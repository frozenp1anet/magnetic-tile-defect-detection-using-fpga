==> flow/design.v <==
parameter WDEPTH = 4096;
parameter ASIZE = 12;
parameter WDSIZE = 8;
parameter RDEPTH = 4096;
parameter RASIZE = 12;
parameter RDSIZE = 8;
module motor_ctrl(
    input       clk_i,
    input       rst_i,
    input       left_i,      
    input       right_i,     
    output reg  pwm_o        
);
parameter DUTY_CENTRAL = 40500;
localparam DUTY_LEFT = DUTY_CENTRAL - 18000;
localparam DUTY_RIGHT = DUTY_CENTRAL + 18000;
wire left_posedge;
wire right_posedge;
reg left_t0;
reg left_t1;
reg right_t0;
reg right_t1;
reg [31:0] pwm_cnt;
reg [31:0] pwm_duty;
reg [31:0] delay_cnt;
always@(posedge clk_i or posedge rst_i)begin
    if(rst_i)begin
        left_t0 <= 1'd0;
        left_t1 <= 1'd0;
    end
    else begin
        left_t0 <= left_t1;
        left_t1 <= left_i;
    end
end
assign left_posedge = (left_t0 == 1'd0 && left_t1 == 1'd1) ? 1'd1 : 1'd0;
always@(posedge clk_i or posedge rst_i)begin
    if(rst_i)begin
        right_t0 <= 1'd0;
        right_t1 <= 1'd0;
    end
    else begin
        right_t0 <= right_t1;
        right_t1 <= right_i;
    end
end
assign right_posedge = (right_t0 == 1'd0 && right_t1 == 1'd1) ? 1'd1 : 1'd0;
always@(posedge clk_i or posedge rst_i)begin
    if(rst_i)begin
        pwm_cnt <= 32'd0;
    end
    else if(pwm_cnt == 32'd540_000)begin
        pwm_cnt <= 32'd1;
    end
    else begin
        pwm_cnt <= pwm_cnt + 32'd1;
    end
end
always@(posedge clk_i or posedge rst_i)begin
    if(rst_i)begin
        pwm_duty <= DUTY_CENTRAL;
    end
    else if(left_posedge)begin
        pwm_duty <= DUTY_LEFT;
    end
    else if(right_posedge)begin
        pwm_duty <= DUTY_RIGHT;
    end
    else if(delay_cnt == 13_000_000)begin            
        pwm_duty <= DUTY_CENTRAL;
    end
    else begin
        pwm_duty <= pwm_duty;
    end
end
always@(posedge clk_i or posedge rst_i)begin
    if(rst_i)begin
        delay_cnt <= 32'd0;
    end
    else if(left_posedge || right_posedge)begin
        delay_cnt <= 32'd1;
    end
    else if(delay_cnt && delay_cnt == 13_000_000)begin       
        delay_cnt <= 32'd0;
    end
    else if(delay_cnt)begin
        delay_cnt <= delay_cnt + 32'd1;
    end
    else begin
        delay_cnt <= 32'd0;
    end
end
always@(posedge clk_i or posedge rst_i)begin
    if(rst_i)begin
        pwm_o <= 1'd0;
    end
    else if(pwm_cnt >= 32'd1 && pwm_cnt <= pwm_duty)begin
        pwm_o <= 1'd1;
    end
    else begin
        pwm_o <= 1'd0;
    end
end
endmodule
# From RTL to reports: motor_ctrl
# Tool output for the design above, in the order of the flow.
# Lines are those of the file above, counted from 1.
# Operators carry their Yosys type and port widths (W data, S select, Z words).
setup:
  top_module: "motor_ctrl"
  clock: "clk_i"
  lib: "sky130hd"
  lib_corner: "tt_025C_1v80"

# Elaborated design
# Yosys after proc, flatten, opt, wreduce and memory -nomap, before mapping. Memory bits, and registers merged into a memory's read port (data or address), are not among the register bits. Print and check cells are not counted. Equal cells are merged and count once.
word_totals:
  inputBits: 4
  elab_cells: 33
  reg_bits: 101
op_classes:
  add_sub_neg: 2
  bitwise: 2
  reduce_and_logical: 7
  n_mux: 10
  eq_ne: 2
  n_cmp: 2
ops:
  columns: ["operator", "count"]
  rows:
  - ["$mux W32", 7]
  - ["$add A32 B1 Y32 const B", 2]
  - ["$ge A32 B1 Y1 const B", 1]
  - ["$logic_and A32 B1 Y1", 1]
  - ["$eq A32 B20 Y1 const B", 1]
  - ["$eq A32 B24 Y1 const B", 1]
  - ["$le A32 B32 Y1", 1]
  - ["$reduce_bool A32 Y1", 1]
  - ["$logic_and A1 B1 Y1", 3]
  - ["$reduce_bool A3 Y1", 1]
  - ["$mux W1", 3]
  - ["$not A1 Y1", 2]
  - ["$logic_or A1 B1 Y1", 1]

# Depth
# Longest topological path by Yosys (ltp), each cell counted once; first at word level (registers and memories cut), then after technology mapping (sequential cells cut; the memories' decode and read muxes count).
depth:
  depth_word: 5
  ABC_AREA: 0
  depth_mapped: 7

# Netlist
# The flow's flattened synthesis, as Yosys stat reports it; memories are mapped. The netlist is that of the ABC_AREA named above (0 if unset); the other value can give another one.
synth_totals:
  seqArea_um2: 1880.6
  ff_cells: 75
  yosys_area_um2: 4182.8
  stdcells: 424
  buf_cells: 21
types:
  columns: ["type", "count", "area_total_um2"]
  rows:
  - ["sky130_fd_sc_hd__dfrtp_1", 72, 1.8E+03]
  - ["sky130_fd_sc_hd__ha_1", 17, 212.704]
  - ["sky130_fd_sc_hd__xnor2_1", 21, 183.926]
  - ["sky130_fd_sc_hd__nand4_1", 26, 162.656]
  - ["sky130_fd_sc_hd__a211oi_1", 20, 150.144]
  - ["sky130_fd_sc_hd__xor2_1", 17, 148.893]
  - ["sky130_fd_sc_hd__nor3_1", 29, 145.139]
  - ["sky130_fd_sc_hd__nand3_1", 20, 100.096]
  - ["sky130_fd_sc_hd__inv_1", 25, 93.84]
  - ["sky130_fd_sc_hd__nor4_1", 14, 87.584]
  - ["sky130_fd_sc_hd__or3_1", 13, 81.328]
  - ["sky130_fd_sc_hd__and4_1", 9, 78.826]
  - ["sky130_fd_sc_hd__dfstp_2", 3, 78.826]
  - ["sky130_fd_sc_hd__nand2_1", 21, 78.826]
  - ["sky130_fd_sc_hd__o21ai_0", 15, 75.072]
  - ["sky130_fd_sc_hd__o31ai_1", 10, 75.072]
  - ["sky130_fd_sc_hd__nor2_1", 19, 71.318]
  - ["sky130_fd_sc_hd__or4_1", 9, 67.565]
# Other cell types: 29; their cells: 64.

# Path before layout
# OpenSTA on the mapped netlist: ideal clock, no wires. The path of least setup slack (recovery checks aside). Input and output delay are each 20% of the period. Register names are those of the netlist, which keeps one name where synthesis merged equal registers.
synth_path:
  path_kind: "register -> register"
  start: "register delay_cnt[0]"
  end: "register delay_cnt[22]"
  setup_ns: 0.094
  path_delay_ns: 1.829
  t_first_pin_ns: 0.000
  required_time_ns: 1.696
  setup_slack_ns: -0.039
  n_path_buf: 2
  path_stages: 8
  arrival_ns: 1.735
  tclk_ns: 1.79
  period_less_setup_slack_ns: 1.829
# "path_delay_ns" is the arrival time less input delay plus setup time.
# "path_stages" counts driving pins, that of a launching flip-flop among them; a cell with two outputs on the path counts twice.
# "period_less_setup_slack_ns" = period - worst setup slack (recovery checks aside). The figure is calculated, with input and output delays left at 20% of the set period.
# Between the ends stands the longest chain of elaborated cells between them, by number of cells; it is not shown to be the way that was timed. Of several equally long chains one is given.
# Each line given opens the expression or statement behind the cell; cells for indexed reads and writes are added by Yosys, which also makes memories of some case tables.
# At most two assigning lines are given for a register; there are more.
synth_via:
  cell_sequence: "sky130_fd_sc_hd__dfrtp_1 > sky130_fd_sc_hd__ha_1 > sky130_fd_sc_hd__clkbuf_1 > sky130_fd_sc_hd__and4_1 > sky130_fd_sc_hd__nand4_1 > sky130_fd_sc_hd__clkbuf_1 > sky130_fd_sc_hd__or3_1 > sky130_fd_sc_hd__a211oi_1"
  elab_chain_len: 4
  cone_cells: 7
  classes_between: "1 x add/sub; 1 x eq/ne; 3 x mux; 2 x reduce/logical"
synth_rtl:
  columns: ["item", "line_no", "text"]
  rows:
  - ["start: declaration", 25, "reg [31:0] delay_cnt;"]
  - ["start: assignment", 78, "delay_cnt <= 32'd0;"]
  - ["start: assignment", 87, "delay_cnt <= delay_cnt + 32'd1;"]
  - ["$add A32 B1 Y32", 87, null]
  - ["$mux W32", 86, "else if(delay_cnt)begin"]
  - ["$mux W32", 83, "else if(delay_cnt && delay_cnt == 13_000_000)begin"]
  - ["$mux W32", 80, "else if(left_posedge || right_posedge)begin"]
  - ["end: assignment", 81, "delay_cnt <= 32'd1;"]
  - ["end: assignment", 87, null]
  - ["end: declaration", 25, null]

# Path in the finished layout
# Path of least setup slack in the final report of job 2 (OpenROAD, finished layout, wires in). Where an end is a register, its clock arrival counts in the times.
layout_path:
  path_kind: "register -> register"
  start: "register delay_cnt[22]"
  end: "register delay_cnt[2]"
  required_time_ns: 1.99
  n_path_buf: 2
  setup_ns: 0.11
  arrival_ns: 2.09
  setup_slack_ns: -0.09
  tclk_ns: 1.76
  path_stages: 7
  t_first_pin_ns: 0.35
# Between the ends stands the longest chain of elaborated cells between them, by number of cells; it is not shown to be the way that was timed. Of several equally long chains one is given.
# At most two assigning lines are given for a register; there are more.
layout_via:
  cell_sequence: "sky130_fd_sc_hd__dfrtp_1 > sky130_fd_sc_hd__nand4_1 > sky130_fd_sc_hd__or4_4 > sky130_fd_sc_hd__a211oi_4 > sky130_fd_sc_hd__buf_6 > sky130_fd_sc_hd__clkbuf_16 > sky130_fd_sc_hd__nor3_1"
  elab_chain_len: 4
  cone_cells: 6
  classes_between: "1 x eq/ne; 3 x mux; 2 x reduce/logical"
layout_rtl:
  columns: ["item", "line_no", "text"]
  rows:
  - ["start: declaration", 25, "reg [31:0] delay_cnt;"]
  - ["start: assignment", 78, "delay_cnt <= 32'd0;"]
  - ["start: assignment", 87, "delay_cnt <= delay_cnt + 32'd1;"]
  - ["$reduce_bool A32 Y1", 86, "else if(delay_cnt)begin"]
  - ["$mux W32", 86, null]
  - ["$mux W32", 83, "else if(delay_cnt && delay_cnt == 13_000_000)begin"]
  - ["$mux W32", 80, "else if(left_posedge || right_posedge)begin"]
  - ["end: assignment", 81, "delay_cnt <= 32'd1;"]
  - ["end: assignment", 87, null]
  - ["end: declaration", 25, null]

# Flow measurements of motor_ctrl on sky130hd: 2 stored runs with different settings, listed in no order. Input and output delays are each 20% of the period that was set; the output load is 0.01 pF.
# "achieved_period_ns" is the run's clock period less its worst setup slack. It is reckoned from that one timing run; input and output delays stay at 20% of the period that was set.
# "worst_path_ns" is the time allowed to the run's worst setup path (the clock period less input and output delay, where it has them) less its slack. Clock arrival times count: a late capture clock shortens it, a late launch clock lengthens it.
# "power_mw" rests on the timing tool's default activity at the inputs, not on a simulated workload.
runs:
  - name: "job 1"
    settings:
      period_ns: 2.07
      CORE_UTILIZATION: 67
      PLACE_DENSITY: 0.39
      CORE_ASPECT_RATIO: 1.92
      CORE_MARGIN: 6
      CELL_PAD_IN_SITES_DETAIL_PLACEMENT: 2
      ABC_AREA: 0
      MIN_ROUTING_LAYER: "met2"
      CAP_MARGIN: 20
      SLEW_MARGIN: 20
    outcome: "no results, placement failed with DPL-0033"
  - name: "job 2"
    settings:
      period_ns: 1.76
      CORE_UTILIZATION: 53
      PLACE_DENSITY_LB_ADDON: 0.2
      CORE_MARGIN: 5
      CAP_MARGIN: 20
      SLEW_MARGIN: 15
    results:
      synth_area_um2: 4182.8
      die_footprint_um2: 9768.4
      post_route_stdcell_area_um2: 5640.4
      post_route_util_pct: 73.4
      final_setup_ws_ns: -0.095
      timing.setup.tns_ns: -2.183
      hold_worst_slack_ns: 0.381
      power_mw: 4.022
      achieved_period_ns: 1.855
      worst_path_ns: 1.85
      critical_path_type: "register -> register"
